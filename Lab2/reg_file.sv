==> flow/design.v <==
module register_file_16x4 (
    input  logic        clk,
    input  logic        reset,
    input  logic [15:0] wdata,
    input  logic        sel,
    input  logic        wr,
    input  logic [1:0]  addr,
    output logic [15:0] rdata
);
    logic [15:0] mem [3:0];   
    always_ff @(posedge clk) begin
        if (reset) begin
            rdata <= 16'b0;
        end
        else if (sel) begin
            if (wr) begin
                mem[addr] <= wdata;
                rdata <= 16'b0;   
            end
            else begin
                rdata <= mem[addr];
            end
        end
        else begin
            rdata <= 16'b0;   
        end
    end
endmodule
From RTL to reports: register_file_16x4. The steps from the RTL of register_file_16x4 to its reports follow in flow order. Line numbers count from 1 in the design file above. Library cell names are shortened. Not given: -

Design top: register_file_16x4. Clock: clk. Standard-cell library: sky130hd. Library corner: tt_025C_1v80.

Elaborated design. Counts by Yosys on the flattened word-level netlist (proc, flatten, opt, wreduce; memories kept). Register bits leave out memories and registers merged into their read ports (data or address); mux counts leave out enables and synchronous resets folded into registers. Print and check cells are left out. Cells with the same type and inputs are merged into one. Yosys's memory passes give these memory sizes; they may raise the number of words (mostly to a power of two), join words into wider ones and drop unused or constant bits.

Multiplexer cells: 9. For bitwise operators the number is 1. Reductions and logical operators: 1.

Operator list (count): 2-to-1 mux 16 bit (3); 2-to-1 mux 2 bit (3); OR reduction 3 bit (1); 2-to-1 mux 1 bit (3); NOT 1 bit (1).

The figure for bits in registers is 0. Bits in writable memories: 64. Under clocked read ports x word width stands 16. For memories kept the number is 1. Under input port bits stands 22. Under output and inout port bits stands 16. For word-level cells the number is 12.

Memories: mem (depth 4, bits a word 16, rd ports 1, wr ports 1, RTL line 10) `logic [15:0] mem [3:0];`.

Depth. Longest topological path by Yosys (ltp), each cell counted once; first at word level (registers and memories cut), then after technology mapping (sequential cells cut; the memories' decode and read muxes count).

Under word-level depth stands 3. Under ABC_AREA stands 0. Under mapped depth stands 4. The figure for gate-level depth less buffers is 2.

Synthesis result. Yosys stat after the flow's synthesis: flattened, memories mapped to cells. It holds for the ABC_AREA given above (unset counts as 0); a run with the other value may have another netlist. Totals and module areas in this step are rounded.

Cell types: edfxtp_1 (count 64, total area 1.92E+03 sq um); dfxtp_1 (count 16, total area 320.307 sq um); mux2i_1 (count 32, total area 320.307 sq um); o22ai_1 (count 16, total area 100.096 sq um); and4b_1 (count 2, total area 20.019 sq um); buf_2 (count 4, total area 20.019 sq um); buf_8 (count 1, total area 15.014 sq um); or4b_4 (count 1, total area 13.763 sq um); buf_6 (count 1, total area 11.261 sq um); nand4bb_1 (count 1, total area 11.261 sq um); nand4b_1 (count 1, total area 8.758 sq um); clkbuf_1 (count 2, total area 7.507 sq um); nor2_1 (count 2, total area 7.507 sq um); nor2b_1 (count 1, total area 6.256 sq um); inv_2 (count 1, total area 3.754 sq um).

Cell count: 145. The entry for mapped area reads 2790 sq um. The figure for sequential area is 2240 sq um. Under mapped flip-flops stands 80. Under buffer cells stands 8.

Path before layout. Path of least setup slack by OpenSTA after synthesis, without wires, with an ideal clock, recovery checks aside; 20% of the period is set as input and as output delay. Where synthesis merged equal registers, the netlist keeps one of their names.

Kind: input to register. Start point: input port addr[0]. End point: memory mem[3][0]. Period: 2.21 ns. The figure for input delay is 0.442 ns. Setup time: 0.388 ns. Under time at the first pin stands 0.442 ns. Under data arrival time stands 1.664 ns. Under data required time stands 1.822 ns. For path slack the number is 0.158 ns. The figure for path delay is 1.610 ns. For stages on the path the number is 4. The figure for buffers on the path is 2. The entry for synthesis period reached reads 2.052 ns.

"path delay" is the arrival time less input delay plus setup time. "stages on the path": output pins that drive a net of the path, with the launching flip-flop's if there is one; two outputs of one cell count as two. "synthesis period reached" is the clock period less the worst setup slack; recovery checks do not enter. This is arithmetic on one report: input and output delays are still those of the set period (20% each). Between the ends stands the longest chain of elaborated cells between them, by number of cells; it is not shown to be the way that was timed. Of several equally long chains one is given. A line is the first line of the expression or statement that the cell stems from. Yosys adds cells for indexed reads and writes and turns some case tables into memories.

Path through: buf_2 > buf_2 > inv_2 > nor2_1. Under length of the longest elaborated chain stands 3. Elaborated cells between the ends (all ways): 3. Under source lines of those cells stands 3. Those cells by class: 3 x mux.

Ends and longest elaborated chain, post-synthesis: from (decl) (RTL line 7) `input  logic [1:0]  addr,`; 2-to-1 mux 2 bit (RTL line 16) `if (wr) begin`; 2-to-1 mux 2 bit (RTL line 15) `else if (sel) begin`; 2-to-1 mux 2 bit (RTL line 12) `if (reset) begin`; to (decl) (RTL line 10) `logic [15:0] mem [3:0];`.

Timing after layout. From the final timing report of flow run 1: the path of least setup slack in the routed layout; clock arrival at registers is part of the times.

Kind: register to output. Start point: register rdata[3]. End point: output port rdata[3]. Period: 2.12 ns. Under output delay stands 0.42 ns. Under time at the first pin stands 0.33 ns. Under data arrival time stands 1.21 ns. Under data required time stands 1.70 ns. For path slack the number is 0.49 ns. For stages on the path the number is 2. The figure for buffers on the path is 1.

Path through: dfxtp_1 > clkdlybuf4s50_1. Under length of the longest elaborated chain stands 0. Elaborated cells between the ends (all ways): 0. Under source lines of those cells stands 0.

Ends and longest elaborated chain, post-layout: from (decl) (RTL line 8) `output logic [15:0] rdata`; to (decl) (RTL line 8).

register_file_16x4 through Yosys and OpenROAD on sky130hd: 2 stored runs, unordered, with their settings and measured results. The constraints put input and output delay at 20% of the set period each and load the outputs with 0.01 pF. "achieved clock period": clock period set for the run, less the worst setup slack. It is reckoned from that one timing run; input and output delays stay at 20% of the period that was set. By "power consumption" is meant OpenSTA's value without simulated activity: inputs other than the clock are taken to toggle once in ten clock periods, and the tool carries that through the logic. Values from the reports are rounded here.

Files of flow run 1:
==> flow/run.sh <==
#!/bin/bash
# the make line also repeats the synthesis and layout settings of config.mk as NAME=value (left out here)
make -C /OpenROAD-flow-scripts/flow DESIGN_CONFIG=/design/flow/config.mk WORK_HOME=/design/flow/orfs CLKGATE_MAP_FILE= finish
==> flow/config.mk <==
export PLATFORM = sky130hd
export DESIGN_NAME = register_file_16x4
export DESIGN_NICKNAME = register_file_16x4
export VERILOG_FILES = /design/flow/design.v
export SDC_FILE = /design/flow/constraint.sdc
export NUM_CORES = 4
export LEC_CHECK = 0
export CAP_MARGIN = 20
export CORE_MARGIN = 2
export CORE_UTILIZATION = 40
export SLEW_MARGIN = 20
==> flow/constraint.sdc <==
create_clock -name core_clock -period 2.12 [get_ports {clk}]
set_input_delay 0.4240 -clock core_clock [delete_from_list [all_inputs] [get_ports {clk}]]
set_output_delay 0.4240 -clock core_clock [all_outputs]
set_load 0.01 [all_outputs]

Results of flow run 1. The setup slack of the worst path is 0.489 ns. The post-synthesis cell area reads 2790 sq um. The power consumption is 2.91 mW. The standard-cell area after routing comes to 3480 sq um. The measured achieved clock period is 1.631 ns. The measured setup TNS is 0.000 ns. For the full die area the run shows 7650 sq um.

Files of flow run 2:
==> flow/run.sh <==
#!/bin/bash
# the make line also repeats the synthesis and layout settings of config.mk as NAME=value (left out here)
make -C /OpenROAD-flow-scripts/flow DESIGN_CONFIG=/design/flow/config.mk WORK_HOME=/design/flow/orfs CLKGATE_MAP_FILE= finish
==> flow/config.mk <==
export PLATFORM = sky130hd
export DESIGN_NAME = register_file_16x4
export DESIGN_NICKNAME = register_file_16x4
export VERILOG_FILES = /design/flow/design.v
export SDC_FILE = /design/flow/constraint.sdc
export NUM_CORES = 4
export LEC_CHECK = 0
export ABC_AREA = 1
export CAP_MARGIN = 20
export CELL_PAD_IN_SITES_DETAIL_PLACEMENT = 2
export CELL_PAD_IN_SITES_GLOBAL_PLACEMENT = 2
export CORE_ASPECT_RATIO = 1.38
export CORE_MARGIN = 2
export CORE_UTILIZATION = 66
export CTS_CLUSTER_DIAMETER = 260
export GPL_TIMING_DRIVEN = 1
export PLACE_DENSITY = 0.55
export SLEW_MARGIN = 40
export TNS_END_PERCENT = 45
==> flow/constraint.sdc <==
create_clock -name core_clock -period 3.0 [get_ports {clk}]
set_input_delay 0.6000 -clock core_clock [delete_from_list [all_inputs] [get_ports {clk}]]
set_output_delay 0.6000 -clock core_clock [all_outputs]
set_load 0.01 [all_outputs]

Outcome of flow run 2: no final report: placement broke off with GPL-0301.
